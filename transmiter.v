==> flow/design.v <==
module transmiter
(
	input [7:0] data_in,
	input start,
	input reset,
	input clk,
	output reg tx
);
reg [4:0] state;
reg [15 : 0] counting_register ;
always@(posedge clk)
begin
	if (reset == 1)
		begin
		state <= 0;
		counting_register <= 0;
		end
	else begin
		case (state)
		0:	 
			begin
			tx <= 1;
			if(start == 1)
				begin
				state <= state +1;
				counting_register <= 0;
				end
			end 
		1:		 
			begin
			tx <= 0;
			if(counting_register >= 5200)
				begin
				counting_register <= 0;
				state <= state +1;
				end
			else
				begin
				counting_register <= counting_register + 1;
				end 
			end  
		2 : 
			begin
			tx <= data_in[0];
			if(counting_register >= 5200)
				begin
				counting_register <= 0;
				state <= state +1;
				end
			else
				begin
				counting_register <= counting_register + 1;
				end 
			end 
		3 : 
			begin
			tx <= data_in[1];
			if(counting_register >= 5200)
				begin
				counting_register <= 0;
				state <= state +1;
				end
			else
				begin
				counting_register <= counting_register + 1;
				end 
			end 
			4 : 
			begin
			tx <= data_in[2];
			if(counting_register >= 5200)
				begin
				counting_register <= 0;
				state <= state +1;
				end
			else
				begin
				counting_register <= counting_register + 1;
				end 
			end 
			5 : 
			begin
			tx <= data_in[3];
			if(counting_register >= 5200)
				begin
				counting_register <= 0;
				state <= state +1;
				end
			else
				begin
				counting_register <= counting_register + 1;
				end 
			end 
			6 : 
			begin
			tx <= data_in[4];
			if(counting_register >= 5200)
				begin
				counting_register <= 0;
				state <= state +1;
				end
			else
				begin
				counting_register <= counting_register + 1;
				end 
			end 
			7 : 
			begin
			tx <= data_in[5];
			if(counting_register >= 5200)
				begin
				counting_register <= 0;
				state <= state +1;
				end
			else
				begin
				counting_register <= counting_register + 1;
				end 
			end 
			8 : 
			begin
			tx <= data_in[6];
			if(counting_register >= 5200)
				begin
				counting_register <= 0;
				state <= state +1;
				end
			else
				begin
				counting_register <= counting_register + 1;
				end 
			end 
			9 : 
			begin
			tx <= data_in[7];
			if(counting_register >= 5200)
				begin
				counting_register <= 0;
				state <= state +1;
				end
			else
				begin
				counting_register <= counting_register + 1;
				end 
			end 
			10 : 
			begin
			tx <= 1;
			if(counting_register >= 5200)
				begin
				counting_register <= 0;
				state <= 0;
				end
			else
				begin
				counting_register <= counting_register + 1;
				end 
			end 
		default: state <= 0;
		endcase
	end 
end 
endmodule 
* Reports on transmiter *
What the tools print for transmiter, step after step.
Line numbers count from 1 in the design file above.
Operators carry their Yosys type and port widths (W data, S select, Z words).
Library cell names are shortened.
A cell with -- has no value.

design
  top = transmiter
  clock input = clk
  cell library = sky130hd
  library corner = tt_025C_1v80

* Elaborated design *
Counts by Yosys on the flattened word-level netlist (proc, flatten, opt, wreduce; memories kept). Register bits leave out memories and registers merged into their read ports (data or address). Print and check cells are left out. Cells with the same type and inputs are merged into one.

bit counts
  bits in registers = 22
  input bits = 11
  output and inout port bits = 1

cells by class
  add/subtract/negate cells = 2
  equality and inequality tests = 13
  muxes and demuxes = 8
  reductions and logical operators = 9
  bitwise gates (word level) = 1
  order comparisons = 1

operators with widths
  kind                     number
  $pmux W16 S2             1
  $mux W16                 2
  $eq A5 B3 Y1 const B     4
  $add A16 B1 Y16 const B  1
  $ge A16 B13 Y1 const B   1
  $eq A5 B4 Y1 const B     3
  $pmux W5 S3              1
  $mux W5                  3
  $reduce_bool A11 Y1      1
  $reduce_bool A10 Y1      1
  $reduce_or A10 Y1        1
  $eq A5 B2 Y1 const B     2
  $pmux W1 S10             1
  $reduce_or A9 Y1         1
  $add A5 B1 Y5 const B    1
  $eq A5 B1 Y1 const B     1
  $logic_not A5 Y1         1
  $ne A2 B2 Y1 const B     2
  $reduce_and A2 Y1        2
  $reduce_and A3 Y1        1
  $ne A2 B1 Y1 const B     1
  $reduce_or A2 Y1         1
  $not A1 Y1               1

* Logic depth *
Depth = most cells in a row (Yosys ltp): at word level without a register or memory, in the mapped netlist without a sequential cell, where the memories' decode and read muxes count.

logic depth
  word-level depth = 4
  ABC_AREA = 0
  depth in mapped cells = 9

* After synthesis *
The flow's flattened synthesis, as Yosys stat reports it; memories are mapped. The netlist is that of the ABC_AREA named above (0 if unset); the other value can give another one.

mapped netlist
  cells in the netlist = 162
  mapped flip-flops = 22
  area of sequential cells = 450.4 µm²
  chip area (Yosys) = 1301.2 µm²

cells by type
  type      number  area in all (µm²)
  dfxtp_1   21      420.403
  a21oi_1   15      75.072
  ha_1      6       75.072
  nand2_1   20      75.072
  a21o_1    7       52.55
  nor2_1    12      45.043
  or3_1     7       43.792
  o21ai_0   8       40.038
  nand3_1   7       35.034
  edfxtp_1  1       30.029
  nand3b_1  4       30.029
  inv_1     7       26.275
  and3_1    4       25.024
  a211oi_1  3       22.522
  nor3_1    4       20.019
  a31oi_1   3       18.768
  nor4_1    3       18.768
  o41ai_2   1       16.266

Not listed: further types 23, cells in them 29.

* Worst setup path after synthesis *
Path of least setup slack by OpenSTA after synthesis, without wires, with an ideal clock, recovery checks aside; 20% of the period is set as input and as output delay. Where synthesis merged equal registers, the netlist keeps one of their names.

path post-synthesis
  path kind = register to register
  from = register state[0]
  to = register counting_register[7]
  period = 2.74 ns
  arrival = 2.057 ns
  required time = 2.683 ns
  setup slack = 0.626 ns
  stages = 10
  library setup time = 0.057 ns
  path delay = 2.114 ns
  buffers on the path = 1
  period reached after synthesis = 2.114 ns

"path delay" = arrival - input delay + setup time.
"stages": output pins that drive a net of the path, with the launching flip-flop's if there is one; two outputs of one cell count as two.
"period reached after synthesis" = period - worst setup slack (recovery checks aside). The figure is calculated, with input and output delays left at 20% of the set period.
The rows between start and end are the longest chain of elaborated cells between them; the timing report does not say that the signal goes this way. Where chains are equally long, one stands for them.
Each line given opens the expression or statement behind the cell; cells for indexed reads and writes are added by Yosys, which also makes memories of some case tables.
At most two assigning lines are given for a register; there are more.

on the way, post-synthesis
  cell sequence = dfxtp_1 -> inv_1 -> ha_1 -> nor4_1 -> nor4_1 -> a211oi_2 -> or3_1 -> buf_6 -> nor4b_2 -> a21o_1
  cells in the longest elaborated chain = 3
  elaborated cells on any way between the ends = 16
  RTL lines with such cells = 1

RTL lines, path post-synthesis
  item               line  text
  start, declared    9     reg [4:0] state;
  start, assigned    25    state <= state +1;
  start, assigned    35    state <= state +1;
  $eq A5 B4 Y1       19    case (state)
  $reduce_or A10 Y1  --
  $pmux W16 S2       19
  end, assigned      39    counting_register <= counting_register + 1;
  end, assigned      52    counting_register <= counting_register + 1;
  end, declared      10    reg [15 : 0] counting_register ;

* Path in the finished layout *
Path of least setup slack in the final report of stored run 1 (OpenROAD, finished layout, wires in). Where an end is a register, its clock arrival counts in the times.

path post-layout
  path kind = register to register
  from = register state[0]
  to = register counting_register[11]
  buffers on the path = 0
  arrival = 2.81 ns
  setup slack = 1.01 ns
  library setup time = 0.08 ns
  required time = 3.82 ns
  stages = 8
  period = 3.58 ns

The rows between start and end are the longest chain of elaborated cells between them; the timing report does not say that the signal goes this way. Where chains are equally long, one stands for them.
At most two assigning lines are given for a register; there are more.

on the way, post-layout
  cell sequence = dfxtp_1 -> inv_1 -> ha_1 -> or4b_1 -> nor2_1 -> a21oi_1 -> o32a_2 -> o41ai_2
  cells in the longest elaborated chain = 3
  elaborated cells on any way between the ends = 16
  RTL lines with such cells = 1

RTL lines, path post-layout
  item               line  text
  start, declared    9     reg [4:0] state;
  start, assigned    25    state <= state +1;
  start, assigned    35    state <= state +1;
  $eq A5 B4 Y1       19    case (state)
  $reduce_or A10 Y1  --
  $pmux W16 S2       19
  end, assigned      39    counting_register <= counting_register + 1;
  end, assigned      52    counting_register <= counting_register + 1;
  end, declared      10    reg [15 : 0] counting_register ;

Subject: transmiter on sky130hd, stored results

Hello all,

Design transmiter on sky130hd. What follows are 2 stored runs of the flow, each under its own settings; their order means nothing. The constraints put input and output delay at 20% of the set period each and load the outputs with 0.01 pF.
"power consumption" is the tool's figure for a default switching activity; nothing was simulated.
A setting shown as -- is not set for that run.

item                                          stored run 1  stored run 2
period_ns                                     3.58          1.57
CORE_UTILIZATION                              46            43
PLACE_DENSITY_LB_ADDON                        0.16          0.24
GPL_ROUTABILITY_DRIVEN                        1             --
CTS_CLUSTER_SIZE                              90            --
CAP_MARGIN                                    35            20
SLEW_MARGIN                                   20            20
CORE_MARGIN                                   2             2
SETUP_SLACK_MARGIN                            --            0.14
CORE_ASPECT_RATIO                             --            1.55
CELL_PAD_IN_SITES_GLOBAL_PLACEMENT            --            0
ABC_AREA                                      --            0
chip area in the Yosys report (µm²)           1301.2        1301.2
worst setup slack after layout (ns)           1.013         -0.393
standard-cell area of the final layout (µm²)  1480.2        2222.1
worst hold slack (ns)                         0.500         0.535
die footprint (µm²)                           3270.1        3492.7
total negative slack on setup checks (ns)     0.000         -7.075
power consumption (µW)                        571.3         1589

Thanks
